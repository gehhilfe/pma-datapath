==> flow/design.v <==
module conv_seq_to_parallel #(
    parameter C_ROW_SIZE = 8,
    parameter p_dataBits = 8,
    parameter p_rows = 3,
    parameter p_cols = 3
)(
    input wire i_clk,
    input wire i_rst,
    input wire [p_dataBits-1:0] data_in,
    input wire valid_in,
    input wire sof_in,
    output wire busy_out,
    output reg [p_rows*p_cols*p_dataBits-1:0] data_out,
    output reg valid_out,
    output wire sof_out,
    input wire busy_in
);
wire [p_rows*p_cols*p_dataBits-1:0] data_out_next;
wire stalled = busy_in;
assign busy_out = stalled;
wire [p_dataBits*(p_rows)-1:0] row_in;
wire [p_rows-1:0] row_valid_in;
assign row_in[p_dataBits-1:0] = (!stalled && valid_in)?data_in:0;
assign row_valid_in[0] = (!stalled && valid_in);
wire [p_cols*p_rows-1:0] valid_out_shift;
localparam lp_sift_out_bits = C_ROW_SIZE*(p_rows-1)+p_cols+1;
reg [lp_sift_out_bits-1:0] sof_out_shift;
reg valid_in_reg;
assign sof_out = (valid_out)?sof_out_shift[lp_sift_out_bits-1]:0;
always @(posedge i_clk) begin
    valid_in_reg <= (stalled)?0:valid_in;
    if (i_rst) begin
        data_out <= 0;
        valid_out <= 0;
        sof_out_shift <= 0;
    end  
    else begin
        data_out <= data_out_next;
        if(!valid_out && (valid_in || valid_in_reg))
            valid_out <= &valid_out_shift;
        else begin
            if(!stalled && !valid_in_reg) valid_out <= 0;
        end
        if(valid_in) begin
            sof_out_shift[lp_sift_out_bits-1:0] <= {sof_out_shift[lp_sift_out_bits-2:0], sof_in};
        end
    end  
end  
genvar i;
genvar j;
generate
    for (i = 0; i < p_rows; i = i + 1) begin
        reg [p_dataBits*C_ROW_SIZE-1:0] row_shift;
        reg [C_ROW_SIZE-1:0] row_valid;
        assign valid_out_shift[(i+1)*p_cols-1-:p_cols] = row_valid[p_cols-1:0];
        if(i < p_rows-1) begin
            assign row_in[p_dataBits*(i+2)-1 -: p_dataBits] = row_shift[p_dataBits*C_ROW_SIZE-1 -: p_dataBits];
            assign row_valid_in[i+1] = row_valid[C_ROW_SIZE-1];
        end
        assign data_out_next[i*p_rows*p_dataBits+p_cols*p_dataBits-1 -: p_cols*p_dataBits] = row_shift[p_cols*p_dataBits-1:0];
        always @(posedge i_clk) begin
            if (i_rst) begin
                row_shift <= 0;
                row_valid <= 0;
            end  
            else begin
                if(!stalled && valid_in) begin
                    row_shift[p_dataBits*C_ROW_SIZE-1:p_dataBits] <= row_shift[p_dataBits*C_ROW_SIZE-1-p_dataBits:0];
                    if(sof_in) begin
                        row_valid[C_ROW_SIZE-1:1] <= 0;
                    end else begin
                        row_valid[C_ROW_SIZE-1:1] <= row_valid[C_ROW_SIZE-2:0];
                    end
                    row_shift[p_dataBits-1:0] <= row_in[p_dataBits*(i+1)-1 -: p_dataBits];
                    row_valid[0] <= row_valid_in[i];
                end  
            end  
        end
    end
endgenerate
endmodule
Reports on conv_seq_to_parallel
What the tools print for conv_seq_to_parallel, step after step.
Lines are those of the file above, counted from 1.
Library cell names are shortened.
{"block": "inputs", "top_module": "conv_seq_to_parallel", "clock_port": "i_clk", "library": "sky130hd", "pvt_corner": "tt_025C_1v80"}

After elaboration
Counts by Yosys on the flattened word-level netlist (proc, flatten, opt, wreduce; memories kept). Register bits leave out memories and registers merged into their read ports (data or address). Print and check cells are left out. Cells with the same type and inputs are merged into one.
{"block": "classes", "n_mux": 6, "reduce_logical": 9}
{"block": "ops", "op": "7-bit two-way mux", "count": 2}
{"block": "ops", "op": "9-bit AND reduction", "count": 1}
{"block": "ops", "op": "1-bit logical AND", "count": 3}
{"block": "ops", "op": "1-bit logical NOT", "count": 3}
{"block": "ops", "op": "1-bit two-way mux", "count": 3}
{"block": "ops", "op": "2-bit nonzero test", "count": 1}
{"block": "ops", "op": "2-bit two-way mux", "count": 1}
{"block": "ops", "op": "1-bit logical OR", "count": 1}
{"block": "bits", "output_inout_bits": 75, "regBits": 265, "in_bits": 13}

Longest topological paths
Yosys ltp: most cells in a row. Word level: on the elaborated netlist, between registers, memories and ports. Mapped: between sequential cells and ports; inverters and the memories' decode and read muxes count.
{"block": "logic_depth", "depth_word": 4, "ABC_AREA": 0, "depth_mapped": 6}

Synthesis result
Source: synth_stat.txt of the flow (Yosys; design flattened, memories mapped). It holds for the ABC_AREA given above (unset counts as 0); a run with the other value may have another netlist.
{"block": "types", "cell_type": "dfxtp_1", "count": 265, "area_total_um2": 5.31E+03}
{"block": "types", "cell_type": "nand2_1", "count": 181, "area_total_um2": 679.402}
{"block": "types", "cell_type": "o22a_1", "count": 72, "area_total_um2": 630.605}
{"block": "types", "cell_type": "a21oi_1", "count": 98, "area_total_um2": 490.47}
{"block": "types", "cell_type": "nor2b_1", "count": 72, "area_total_um2": 450.432}
{"block": "types", "cell_type": "mux2i_1", "count": 20, "area_total_um2": 200.192}
{"block": "types", "cell_type": "buf_2", "count": 36, "area_total_um2": 180.173}
{"block": "types", "cell_type": "nand3b_1", "count": 16, "area_total_um2": 120.115}
{"block": "types", "cell_type": "nor2_1", "count": 22, "area_total_um2": 82.579}
{"block": "types", "cell_type": "clkbuf_1", "count": 12, "area_total_um2": 45.043}
{"block": "types", "cell_type": "buf_4", "count": 5, "area_total_um2": 37.536}
{"block": "types", "cell_type": "buf_1", "count": 8, "area_total_um2": 30.029}
{"block": "types", "cell_type": "nor2_4", "count": 1, "area_total_um2": 11.261}
{"block": "types", "cell_type": "and4b_1", "count": 1, "area_total_um2": 10.01}
{"block": "types", "cell_type": "o41ai_1", "count": 1, "area_total_um2": 8.758}
{"block": "types", "cell_type": "o211ai_1", "count": 1, "area_total_um2": 7.507}
{"block": "types", "cell_type": "and2_1", "count": 1, "area_total_um2": 6.256}
{"block": "types", "cell_type": "nand2b_1", "count": 1, "area_total_um2": 6.256}
Not listed: further types 4, cells in them 4.
{"block": "synth_totals", "synth_area_um2": 8320.5, "buffers": 61, "seq_area_um2": 5305.1, "flip_flops": 265, "mapped_cells": 817}

Timing after synthesis
Path of least setup slack by OpenSTA after synthesis, without wires, with an ideal clock, recovery checks aside; 20% of the period is set as input and as output delay. Where synthesis merged equal registers, the netlist keeps one of their names.
{"block": "synth_path", "kind": "input-to-reg", "from": "input port busy_in", "to": "register genblk1[1].row_shift[23]", "setup_ns": 0.117, "path_delay_ns": 0.889, "t_first_pin_ns": 0.314, "driving_pins": 5, "arrival_ns": 1.086, "period_ns": 1.57, "path_buffers": 3, "t_required_ns": 1.453, "setup_slack_ns": 0.368, "period_less_setup_slack_ns": 1.202}
"path_delay_ns" = arrival - input delay + setup time.
"driving_pins" counts driving pins, that of a launching flip-flop among them; a cell with two outputs on the path counts twice.
"period_less_setup_slack_ns" = period - worst setup slack (recovery checks aside). The figure is calculated, with input and output delays left at 20% of the set period.
Between the ends stands the longest chain of elaborated cells between them, by number of cells; it is not shown to be the way that was timed. Of several equally long chains one is given.
A line is the first line of the expression or statement that the cell stems from. Yosys adds cells for indexed reads and writes and turns some case tables into memories.
{"block": "synth_between", "cell_sequence": "nand2b_1 buf_4 buf_4 buf_2 o22a_1", "elab_chain_cells": 2}
{"block": "synth_lines", "item": "start: declaration", "line_no": 16, "rtl": "input wire busy_in"}
{"block": "synth_lines", "item": "1-bit logical NOT", "line_no": 67, "rtl": "if(!stalled && valid_in) begin"}
{"block": "synth_lines", "item": "1-bit logical AND", "line_no": 67}
{"block": "synth_lines", "item": "end: assignment", "line_no": 63, "rtl": "row_shift <= 0;"}
{"block": "synth_lines", "item": "end: assignment", "line_no": 68, "rtl": "row_shift[p_dataBits*C_ROW_SIZE-1:p_dataBits] <= row_shift[p_dataBits*C_ROW_SIZE-1-p_dataBits:0];"}
{"block": "synth_lines", "item": "end: declaration", "line_no": 53, "rtl": "reg [p_dataBits*C_ROW_SIZE-1:0] row_shift;"}

Path in the finished layout
From the final timing report of flow run 1: the path of least setup slack in the routed layout; clock arrival at registers is part of the times.
{"block": "layout_path", "kind": "reg-to-output", "from": "register sof_out_shift[19]", "to": "output port sof_out", "setup_slack_ns": -0.30, "t_first_pin_ns": 0.49, "driving_pins": 3, "arrival_ns": 1.10, "period_ns": 1.0, "output_delay_ns": 0.20, "t_required_ns": 0.80, "path_buffers": 1}
Between the ends stands the longest chain of elaborated cells between them, by number of cells; it is not shown to be the way that was timed. Of several equally long chains one is given.
{"block": "layout_between", "cell_sequence": "dfxtp_2 and2_4 buf_6", "elab_chain_cells": 1}
{"block": "layout_lines", "item": "start: declaration", "line_no": 27, "rtl": "reg [lp_sift_out_bits-1:0] sof_out_shift;"}
{"block": "layout_lines", "item": "start: assignment", "line_no": 35, "rtl": "sof_out_shift <= 0;"}
{"block": "layout_lines", "item": "start: assignment", "line_no": 45, "rtl": "sof_out_shift[lp_sift_out_bits-1:0] <= {sof_out_shift[lp_sift_out_bits-2:0], sof_in};"}
{"block": "layout_lines", "item": "1-bit two-way mux", "line_no": 29, "rtl": "assign sof_out = (valid_out)?sof_out_shift[lp_sift_out_bits-1]:0;"}
{"block": "layout_lines", "item": "end: declaration", "line_no": 15, "rtl": "output wire sof_out,"}

--- measured runs ---
Module conv_seq_to_parallel, platform sky130hd: 2 stored runs of the flow (Yosys, OpenROAD) with differing settings, in no particular order. Input and output delays are each 20% of the period that was set; the output load is 0.01 pF.
By "worst_setup_path_time_ns" is meant the share of the clock period that the worst setup path is allowed (20% is reserved at inputs, 20% at outputs), minus its slack. Clock arrival times at its registers enter into it.

{"run": "flow run 1", "settings": { "period_ns": 1.0, "CORE_UTILIZATION": 67, "SETUP_SLACK_MARGIN": 0.19, "PLACE_DENSITY": 0.79, "TNS_END_PERCENT": 40, "GPL_TIMING_DRIVEN": 1, "GPL_ROUTABILITY_DRIVEN": 0, "CTS_CLUSTER_SIZE": 41, "CTS_CLUSTER_DIAMETER": 346, "CAP_MARGIN": 5, "CORE_MARGIN": 2, "SLEW_MARGIN": 20 }, "results": { "yosys_chip_area_um2": 8320.5, "timing.hold.ws_ns": 0.096, "final_stdcell_area_um2": 10010.9, "worst_setup_path_time_ns": 1.10, "timing.worst_path_kind": "reg-to-output", "worst_setup_slack_ns": -0.297, "total_die_area_um2": 13326.4, "total_negative_slack_ns": -9.915 }}
{"run": "flow run 2", "settings": { "period_ns": 1.17, "CORE_UTILIZATION": 41, "SETUP_SLACK_MARGIN": -0.06, "PLACE_DENSITY_LB_ADDON": 0.17, "TNS_END_PERCENT": 40, "CTS_CLUSTER_SIZE": 48, "CAP_MARGIN": 20, "CORE_MARGIN": 2, "SLEW_MARGIN": 20 }, "results": { "yosys_chip_area_um2": 8320.5, "timing.hold.ws_ns": 0.078, "final_stdcell_area_um2": 10223.6, "worst_setup_path_time_ns": 1.09, "timing.worst_path_kind": "reg-to-output", "worst_setup_slack_ns": -0.151, "total_die_area_um2": 21449.1, "total_negative_slack_ns": -0.590 }}
--- end ---
