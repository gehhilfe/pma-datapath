==> flow/design.v <==
module datapath_histogram #(
    parameter p_bins = 30
)(
    input wire i_clk,
    input wire i_rst,
    input wire [7:0] data_in,
    input wire valid_in,
    input wire sof_in,
    output wire busy_out,
    output wire [7:0] data_out,
    output wire valid_out,
    output wire sof_out,
    input wire busy_in
);
wire [15:0] a_mul_q;
wire [7:0] bin = a_mul_q[15:8];
wire stalled = busy_in;
reg [3:0] valid_q;
mul #(
    .a_bits (8),
    .b_bits (8)
    ) mul_a (
    .i_clk(i_clk),
    .i_a  (p_bins-1),
    .i_b  (data_in),
    .o_q  (a_mul_q)
);
shiftbuffer #(
    .p_stages(18),
    .p_width(8)
) end_shifter (
    .i_clk(i_clk),
    .i_rst(i_rst),
    .i_stall(stalled),
    .in(bin),
    .in_valid(valid_q[3]),
    .out(data_out),
    .out_valid(valid_out)
);
always @(posedge i_clk) begin
    if (i_rst) begin
        valid_q <= 0;
    end else begin
        valid_q[0] <= valid_in;
        valid_q[3:1] <= valid_q[2:0];
    end 
end  
endmodule
module mul
#(
    parameter latency = 4,
    parameter a_bits = 32,
    parameter b_bits = 32
)(
    input wire                      i_clk,
    input wire  [a_bits-1:0]        i_a,
    input wire  [b_bits-1:0]        i_b,
    output wire [a_bits+b_bits-1:0] o_q
);
reg [a_bits+b_bits-1:0] r_lat [latency-1:0];
assign o_q = r_lat[latency-1];
integer i;
always @(posedge i_clk) begin
    r_lat[0] <= i_a * i_b;
    for(i=1; i < latency; i = i + 1) begin
        r_lat[i] <= r_lat[i-1];
    end  
end
endmodule
module shiftbuffer #(
	parameter p_stages = 6,
	parameter p_width = 32
)(
	input wire i_clk,
	input wire i_rst,
	input wire i_stall,
	input wire [p_width-1:0] in,
	input wire in_valid,
	output wire [p_width-1:0] out,
	output wire out_valid
);
reg [p_width*p_stages-1:0] shifter;
reg [p_width*p_stages-1:0] shifter_new;
reg [p_stages-1:0] valid_shifter;
reg [p_stages-1:0] valid_shifter_new;
assign out_valid = valid_shifter[p_stages-1];
assign out = shifter[p_width*p_stages-1 -: p_width];
integer i;
reg found;
reg [p_stages-1:0] shiftstages;
always @(*) begin
	valid_shifter_new = valid_shifter;
	shifter_new = shifter;
	shiftstages = 0;
	found = 0;
	if(in_valid) begin
		for(i=p_stages-1; i >= 0; i = i - 1) begin
			if (!valid_shifter_new[i] && !found) begin
				found = 1;
				shifter_new[i*p_width +: p_width] = in;
				valid_shifter_new[i] = 1;
			end
		end
	end
end
always @(posedge i_clk) begin
	if (i_rst) begin
		shifter <= 0;
		valid_shifter <= 0;
	end else begin
		if (i_stall) begin
			shifter <= shifter_new;
			valid_shifter <= valid_shifter_new;
		end else begin
			if(valid_shifter[p_stages-1]) begin
				shifter <= {shifter_new[p_width*(p_stages-1)-1:0], {p_width{1'b0}}};
				valid_shifter <= {valid_shifter_new[(p_stages)-2:0], 1'b0};
			end else begin
				shifter <= shifter_new;
				valid_shifter <= valid_shifter_new;
			end	
		end
	end
end
endmodule
# From RTL to reports: datapath_histogram
# Tool output for the design above, in the order of the flow.
# Lines are those of the file above, counted from 1.
# Cell names lack the library's common part.
# Not given: --
# design
top_module	datapath_histogram
clock_port	i_clk
library	sky130hd
corner	tt_025C_1v80

# Word-level counts
# Counts by Yosys on the flattened word-level netlist (proc, flatten, opt, wreduce). Print and check cells are left out. Cells with the same type and inputs are merged into one.
# word_totals
reg_bits	230
in_bits	13
output_inout_bits	11
wordCells	169
# classes
mul	1
muxes	109
n_reduce_logical	51
# op_table
cell	count
2-to-1 mux 144 bit	2
2-to-1 mux 8 bit	36
2-to-1 mux 1 bit	69
multiplier 5 x 8 -> 13 bit (first input constant)	1
2-to-1 mux 18 bit	2
logical NOT 1 bit	34
logical AND 1 bit	17

# Longest topological paths
# Yosys ltp: most cells in a row. Word level: on the elaborated netlist, between registers, memories and ports. Mapped: between sequential cells and ports; inverters and the memories' decode and read muxes count.
# logic_depth
word_depth	72
ABC_AREA	0
ltp_mapped	11
mapped_depth_nobuf	11

# Netlist
# Yosys stat after the flow's synthesis: flattened, memories mapped to cells. It holds for the ABC_AREA given above (unset counts as 0); a run with the other value may have another netlist.
# The area totals of this step are shown rounded.
# types
cell_type	count	type_area_um2
dfxtp_1	186	3.72E+03
nand3_1	101	505.485
nor2_1	112	420.403
a211oi_1	52	390.374
a21oi_1	64	320.307
mux2i_1	32	320.307
mux2_2	27	304.042
ha_1	24	300.288
clkbuf_1	77	289.027
nor3_1	42	210.202
fa_1	10	200.192
nand2_1	37	138.883
a31oi_1	20	125.12
inv_1	31	116.362
o221a_2	10	112.608
buf_4	10	75.072
nor4_1	12	75.072
and3_1	10	62.56
# Other cell types: 35; their cells: 125.
# synth_totals
mapped_cells	982
synth_area_um2	8600
sequential_area_um2	3720
ff_cells	186
buffers	103
# By module: a second synthesis without flattening, with its own total; a netlist apart from the flattened one above.
# unflattened
cells_unflattened	1207
hier_area_um2	11100
# Each row is one instance without its submodules.
# by_module
mod	instances	cells	area_um2	seq_area_um2
shiftbuffer	1	878	7470	3240
mul	1	317	3460	1280
datapath_histogram	1	12	128	80.1

# Timing after synthesis
# OpenSTA on the mapped netlist: ideal clock, no wires. The path of least setup slack (recovery checks aside). Input and output delay are each 20% of the period. Register names are those of the netlist, which keeps one name where synthesis merged equal registers.
# synth_timing
path_kind	in2reg
startpoint	input data_in[1]
endpoint	register mul_a.r_lat[0][12]
tclk_ns	4.49
input_delay_ns	0.898
setup_time_ns	0.072
t_first_pin_ns	0.898
t_arrival_ns	3.354
required_ns	4.418
slack_ns	1.064
path_delay_ns	2.528
path_stages	11
n_path_buf	0
synth_period_reached_ns	3.426
# "path_delay_ns" is the arrival time less input delay plus setup time.
# "path_stages": output pins that drive a net of the path, with the launching flip-flop's if there is one; two outputs of one cell count as two.
# "synth_period_reached_ns" = period - worst setup slack (recovery checks aside). The figure is calculated, with input and output delays left at 20% of the set period.
# The rows between start and end are the longest chain of elaborated cells between them; the timing report does not say that the signal goes this way. Where chains are equally long, one stands for them.
# Each line given opens the expression or statement behind the cell; cells for indexed reads and writes are added by Yosys, which also makes memories of some case tables.
# synth_between
cell_sequence	fa_1 > ha_1 > inv_1 > fa_1 > inv_1 > ha_1 > o21a_1 > o2bb2ai_1 > o21ai_0 > o41ai_1 > xnor2_1
elab_chain_cells	1
cells_between	1
lines_between	1
classes_between	mul (1)
# synth_lines
item	line	text
start, declared	6	input wire [7:0] data_in,
multiplier 5 x 8 -> 13 bit	64	r_lat[0] <= i_a * i_b;
end, assigned	64
end, declared	60	reg [a_bits+b_bits-1:0] r_lat [latency-1:0];

# Timing after layout
# Path of least setup slack in the final report of entry A (OpenROAD, finished layout, wires in). Where an end is a register, its clock arrival counts in the times.
# layout_timing
path_kind	in2reg
startpoint	input data_in[3]
endpoint	register mul_a.r_lat[0][12]
tclk_ns	6.12
input_delay_ns	1.22
setup_time_ns	0.07
t_first_pin_ns	1.22
t_arrival_ns	4.72
required_ns	6.49
slack_ns	1.77
path_stages	12
n_path_buf	1
# The rows between start and end are the longest chain of elaborated cells between them; the timing report does not say that the signal goes this way. Where chains are equally long, one stands for them.
# layout_between
cell_sequence	clkdlybuf4s50_1 > fa_1 > ha_1 > inv_1 > fa_1 > inv_1 > ha_1 > o21a_1 > o2bb2ai_1 > o21ai_0 > o41ai_1 > xnor2_1
elab_chain_cells	1
cells_between	1
lines_between	1
classes_between	mul (1)
# layout_lines
item	line	text
start, declared	6	input wire [7:0] data_in,
multiplier 5 x 8 -> 13 bit	64	r_lat[0] <= i_a * i_b;
end, assigned	64
end, declared	60	reg [a_bits+b_bits-1:0] r_lat [latency-1:0];

# 2 stored runs of datapath_histogram in the flow (synthesis by Yosys, layout by OpenROAD, sky130hd cells), in arbitrary order. Constraints: input delay and output delay 20% of the set period each, output load 0.01 pF.
# By "achieved_period_ns" is meant the clock period of the run minus its worst setup slack. This is arithmetic on one report: input and output delays are still those of the set period (20% each).
# By "critical_path_time_ns" is meant the share of the clock period that the worst setup path is allowed (20% is reserved at inputs, 20% at outputs), minus its slack. Clock arrival times at its registers enter into it.
# By "fin_power_w" is meant OpenSTA's value without simulated activity: inputs other than the clock are taken to toggle once in ten clock periods, and the tool carries that through the logic.
# Results are given in rounded form.
# Among the settings, . means not set for that run.
name,entry A,entry B
period_ns,6.12,3.48
CORE_UTILIZATION,58,50
PLACE_DENSITY_LB_ADDON,0.25,.
CORE_ASPECT_RATIO,0.67,.
CORE_MARGIN,6,2
CELL_PAD_IN_SITES_GLOBAL_PLACEMENT,0,.
TNS_END_PERCENT,20,.
GPL_TIMING_DRIVEN,0,.
CAP_MARGIN,20,20
SLEW_MARGIN,20,20
final_stdcell_area_um2,9650,9580
setup_worst_slack_ns,1.77,0.088
critical_path_time_ns,3.12,2.70
critical_path_kind,in2reg,in2reg
fin_power_w,0.00282,0.00488
synth_area_um2,8600,8600
die_footprint_um2,18000,18300
post_route_util_pct,68.4,57.3
worst_hold_slack_ns,0.327,0.327
achieved_period_ns,4.345,3.392
final_setup_tns_ns,0.000,0.000
